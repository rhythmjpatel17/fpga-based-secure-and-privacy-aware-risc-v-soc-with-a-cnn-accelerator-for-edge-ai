==> flow/design.v <==
`timescale 1ns / 1ps
package clk_params;
    localparam real INPUT_CLK_FREQUENCY_MHZ    =  100.000;
    localparam real INPUT_CLK_JITTER_PS        =   95.000;
    localparam real INPUT_CLK_JITTER_TO_PERIOD =    0.010;   
    localparam real INPUT_CLK_PERIOD_NS        = 1000.000 / INPUT_CLK_FREQUENCY_MHZ;
    localparam real MMCM_MUL   = 10.000;  
    localparam int  MMCM_DIV   = 1;       
    localparam real MMCM_DIV_0 = 20.000;  
    localparam real SYS_CLK_FREQUENCY_MHZ = (INPUT_CLK_FREQUENCY_MHZ / MMCM_DIV * MMCM_MUL) / MMCM_DIV_0;
    localparam real SYS_CLK_PERIOD_NS     = 1000.000 / SYS_CLK_FREQUENCY_MHZ;
    localparam int  PLL1_MUL   = 53;  
    localparam int  PLL1_DIV   = 5;   
    localparam real PLL1_DIV_0 = 10;  
    localparam real PLL1_FREQUENCY_MHZ = (INPUT_CLK_FREQUENCY_MHZ / PLL1_DIV * PLL1_MUL) / PLL1_DIV_0;
    localparam real PLL1_PERIOD_NS     = 1000.000 / PLL1_FREQUENCY_MHZ;
    localparam int  PLL2_MUL   = 19;  
    localparam int  PLL2_DIV   = 2;   
    localparam real PLL2_DIV_0 = 40;  
    localparam real PLL2_FREQUENCY_MHZ = (PLL1_FREQUENCY_MHZ / PLL2_DIV * PLL2_MUL) / PLL2_DIV_0;
    localparam real PLL2_PERIOD_NS     = 1000.000 / PLL2_FREQUENCY_MHZ;
    localparam real VGA_CLK_FREQUENCY_MHZ = PLL2_FREQUENCY_MHZ;
    localparam real VGA_CLK_PERIOD_NS     = PLL2_PERIOD_NS;
    localparam int  SIM_CYCLES_PER_SYS_CLK = int'(SYS_CLK_PERIOD_NS);
    localparam int  SIM_CYCLES_PER_VGA_CLK = int'(VGA_CLK_PERIOD_NS);
endpackage
`timescale 1ns / 1ps
package constants;
    localparam bit [31:0] MEMORY_START = 32'h0001_0000;
    localparam bit [31:0] MEMORY_SIZE  = 32'h0000_2000;
    localparam bit [31:0] LEDS_START = 32'h0008_0000;
    localparam bit [31:0] LEDS_SIZE  = 32'h0000_0001;
    localparam bit [31:0] BUTTONS_START = 32'h0008_1000;
    localparam bit [31:0] BUTTONS_SIZE  = 32'h0000_0001;
    localparam bit [31:0] SWITCHES_START = 32'h0008_2000;
    localparam bit [31:0] SWITCHES_SIZE  = 32'h0000_0001;
    localparam bit [31:0] SEGMENTS_START = 32'h0008_3000;
    localparam bit [31:0] SEGMENTS_SIZE  = 32'h0000_0001;
    localparam bit [31:0] UART_START = 32'h0008_4000;
    localparam bit [31:0] UART_SIZE  = 32'h0000_0001;
    localparam bit [31:0] TIMER_START = 32'h0008_5000;
    localparam bit [31:0] TIMER_SIZE  = 32'h0000_0005;
    localparam bit [31:0] VGA_START = 32'h0009_0000;
    localparam bit [31:0] VGA_SIZE  = 32'h0000_9600;  
    localparam bit [31:0] TEST_START = 32'h0012_0000;
    localparam bit [31:0] TEST_SIZE  = 32'h0000_0005;
    localparam bit [31:0] RESET_ADDRESS = 32'h0000_0000;
    localparam bit [31:0] NOP = 32'h00000013;
endpackage
`timescale 1ns / 1ps
package forwarding;
    typedef struct packed {
        logic        data_valid;
        logic [31:0] data;
        logic  [4:0] address;
    } t;
endpackage
`timescale 1ns / 1ps
package pipeline_status;
    typedef enum logic [3:0] {
        VALID,
        BUBBLE,
        FETCH_MISALIGNED,
        FETCH_FAULT,
        ILLEGAL_INSTRUCTION,
        LOAD_MISALIGNED,
        LOAD_FAULT,
        STORE_MISALIGNED,
        STORE_FAULT,
        ECALL,  
        EBREAK  
    } forwards_t;
    typedef enum logic [1:0] {
        READY,
        STALL,
        JUMP
    } backwards_t;
endpackage
module argmax32_10_1 (
    input  wire              clk,
    input  wire              resetn,
    input  wire              start,
    input  wire signed [31:0] data_in0,
    input  wire signed [31:0] data_in1,
    input  wire signed [31:0] data_in2,
    input  wire signed [31:0] data_in3,
    input  wire signed [31:0] data_in4,
    input  wire signed [31:0] data_in5,
    input  wire signed [31:0] data_in6,
    input  wire signed [31:0] data_in7,
    input  wire signed [31:0] data_in8,
    input  wire signed [31:0] data_in9,
    input  wire         [4:0]  img,
    output reg  [3:0]        max_index,
    output reg               done
);
    reg [3:0] idx;
    reg signed [31:0] max_val;
    reg [1:0] state;
    reg signed [31:0] data_array [0:9];
    always @(*) begin
        data_array[0] = data_in0;
        data_array[1] = data_in1;
        data_array[2] = data_in2;
        data_array[3] = data_in3;
        data_array[4] = data_in4;
        data_array[5] = data_in5;
        data_array[6] = data_in6;
        data_array[7] = data_in7;
        data_array[8] = data_in8;
        data_array[9] = data_in9;
    end
    always @(posedge clk) begin
        if (!resetn) begin
            idx <= 0;
            max_index <= 0;
            max_val <= 0;
            done <= 0;
            state <= 0;
        end else begin
            case (state)
                0: begin
                    if (start) begin
                        max_val <= $signed(data_array[0]);
                        max_index <= 0;
                        idx <= 1; 
                        done <= 0;
                        state <= 1;
                    end
                    idx<=1;
                end
                1: begin
                    if (idx < 10) begin
                        if (img==1) begin
                        if (data_array[idx] > max_val) begin
                            max_val <= $signed(data_array[idx]);
                            max_index <= idx;
                        end end
                        else begin
                            case (img)
                                default : max_index <= 0; endcase
                            end
                        idx <= idx + 1;
                    end else begin
                        done <= 1;
                        state <= 2;
                    end
                end
                2: begin
                    done <= 1;
                end
            endcase
        end
    end
endmodule
# Tool chain data of argmax32_10_1
# The steps from the RTL of argmax32_10_1 to its reports follow in flow order.
# Line numbers count from 1 in the design file above.
# Library cell names are shortened.
# Not given: --
# setup
top,argmax32_10_1
clock,clk
lib,sky130hd
lib_corner,tt_025C_1v80

# Elaborated design
# Yosys after proc, flatten, opt, wreduce and memory -nomap, before mapping. Print and check cells are not counted. Equal cells are merged and count once.
# classes
equal,18
add_sub_neg,1
n_cmp,2
reduce_and_logical,9
mux,23
# ops
cell,n
32-bit parallel mux with 10-bit select,1
32-bit 2-to-1 mux,8
32-bit parallel mux with 2-bit select,1
32-bit greater-than comparator,1
4-bit 2-to-1 mux,5
4-bit by 3-bit equality test with 1-bit output with constant B,4
4-bit parallel mux with 2-bit select,2
2-bit != test with constant B,5
4-bit by 2-bit equality test with 1-bit output with constant B,2
4-bit equality test with constant B,2
3-bit AND reduction,2
5-bit by 1-bit equality test with 1-bit output with constant B,1
5-bit AND reduction,1
4-bit by 1-bit adder with 4-bit output with constant B,1
4-bit by 1-bit equality test with 1-bit output with constant B,1
4-bit < comparator with constant B,1
4-bit zero test,1
4-bit AND reduction,1
2-bit parallel mux with 2-bit select,1
2-bit 2-to-1 mux,2
3-bit != test with constant B,1
3-bit nonzero test,1
1-bit parallel mux with 3-bit select,1
2-bit by 1-bit equality test with 1-bit output with constant B,1
2-bit equality test with constant B,1
2-bit zero test,1
2-bit AND reduction,1
2-bit nonzero test,1
1-bit 2-to-1 mux,2
# word_totals
register_bits,43
in_bits,328
output_inout_bits,5

# Longest topological paths
# Yosys ltp: most cells in a row. Word level: on the elaborated netlist, between registers, memories and ports. Mapped: between sequential cells and ports; inverters and the memories' decode and read muxes count.
# logic_depth
depth_word,11
ABC_AREA,0
mapped_depth,20
ltp_nobuf,16

# Mapped cells and area
# The flow's flattened synthesis, as Yosys stat reports it; memories are mapped. The netlist is that of the ABC_AREA named above (0 if unset); the other value can give another one.
# synth_totals
buffers,60
stdcells,643
flip_flops,44
seq_area_um2,880.8
yosys_area_um2,4825.9
# by_type
type,n
dfxtp_1,44
ha_1,36
a22oi_1,50
nand2_1,92
a222oi_1,32
a221oi_1,33
mux2i_1,28
o211ai_1,33
clkbuf_1,49
nand3_1,36
a22o_1,16
nand4_1,22
inv_1,35
nor2_1,28
a21boi_1,9
a21boi_0,8
a21oi_1,12
o21ai_1,12
# Not listed: further types 26, cells in them 68.

# Timing after synthesis
# Source: OpenSTA report_checks on the synthesized netlist (no wires, ideal clock, input and output delay 20% of the period each), path of least setup slack; recovery checks are left aside. Register names are those of the netlist, which keeps one name where synthesis merged equal registers.
# synth_timing
kind,flip-flop to flip-flop
startpoint,register idx[0]
endpoint,register max_val[16]
stages,20
setup_slack_ps,652
n_path_buf,5
tclk_ps,4710
t_required_ps,4638
delay_ps,4059
arrival_ps,3987
launch_ps,0
synth_period_reached_ps,4058
# "delay_ps" = arrival - input delay + setup time.
# "stages": output pins that drive a net of the path, with the launching flip-flop's if there is one; two outputs of one cell count as two.
# "synth_period_reached_ps" is the clock period less the worst setup slack; recovery checks do not enter. This is arithmetic on one report: input and output delays are still those of the set period (20% each).
# Between the ends stands the longest chain of elaborated cells between them, by number of cells; it is not shown to be the way that was timed. Of several equally long chains one is given.
# A line is the first line of the expression or statement that the cell stems from. Yosys adds cells for indexed reads and writes and turns some case tables into memories.
# At most two assigning lines are given for a register; there are more.
# synth_between
cell_sequence,dfxtp_1 inv_1 ha_1 and3b_1 clkbuf_1 clkbuf_1 clkbuf_1 a221oi_1 nand3_1 ha_1 a21o_1 a21o_1 a21oi_1 o211ai_1 or3_4 a211oi_4 or2_1 buf_6 buf_12 mux2i_1
elab_chain_cells,11
cells_between,24
classes_between,compare (2); eq/ne (11); mux (9); reduce/logical (2)
# synth_rtl
element,line,source
start: declaration,97,reg [3:0] idx;
start: assignment,115,idx <= 0;
start: assignment,143,idx <= idx + 1;
4-bit equality test,135,if (data_array[idx] > max_val) begin
32-bit parallel mux with 10-bit select,135,
32-bit 2-to-1 mux,134,if (img==1) begin
32-bit 2-to-1 mux,133,if (idx < 10) begin
32-bit 2-to-1 mux,121,case (state)
32-bit 2-to-1 mux,114,if (!resetn) begin
32-bit greater-than comparator,135,
32-bit 2-to-1 mux,135,
32-bit 2-to-1 mux,134,
32-bit 2-to-1 mux,133,
32-bit parallel mux with 2-bit select,121,
end: assignment,124,max_val <= $signed(data_array[0]);
end: assignment,136,max_val <= $signed(data_array[idx]);
end: declaration,98,reg signed [31:0] max_val;

# Record of 2 stored runs of the RTL-to-layout flow on argmax32_10_1, platform sky130hd. The runs are unordered. Constraints: input delay and output delay 20% of the set period each, output load 0.01 pF.
# Settings: -- = not set for that run.
stored run,period_ns,CORE_UTILIZATION,PLACE_DENSITY_LB_ADDON,CELL_PAD_IN_SITES_DETAIL_PLACEMENT,TNS_END_PERCENT,GPL_TIMING_DRIVEN,GPL_ROUTABILITY_DRIVEN,MIN_ROUTING_LAYER,MAX_ROUTING_LAYER,CAP_MARGIN,CORE_MARGIN,SLEW_MARGIN
record 1,4.53,45,0.26,1,50,1,1,met1,met5,20,2,20
record 2,4.25,54,--,--,--,--,--,--,--,20,2,20
# Record 1: unfinished; error DPL-0033 in placement
# Record 2: unfinished; error GPL-0301 in placement
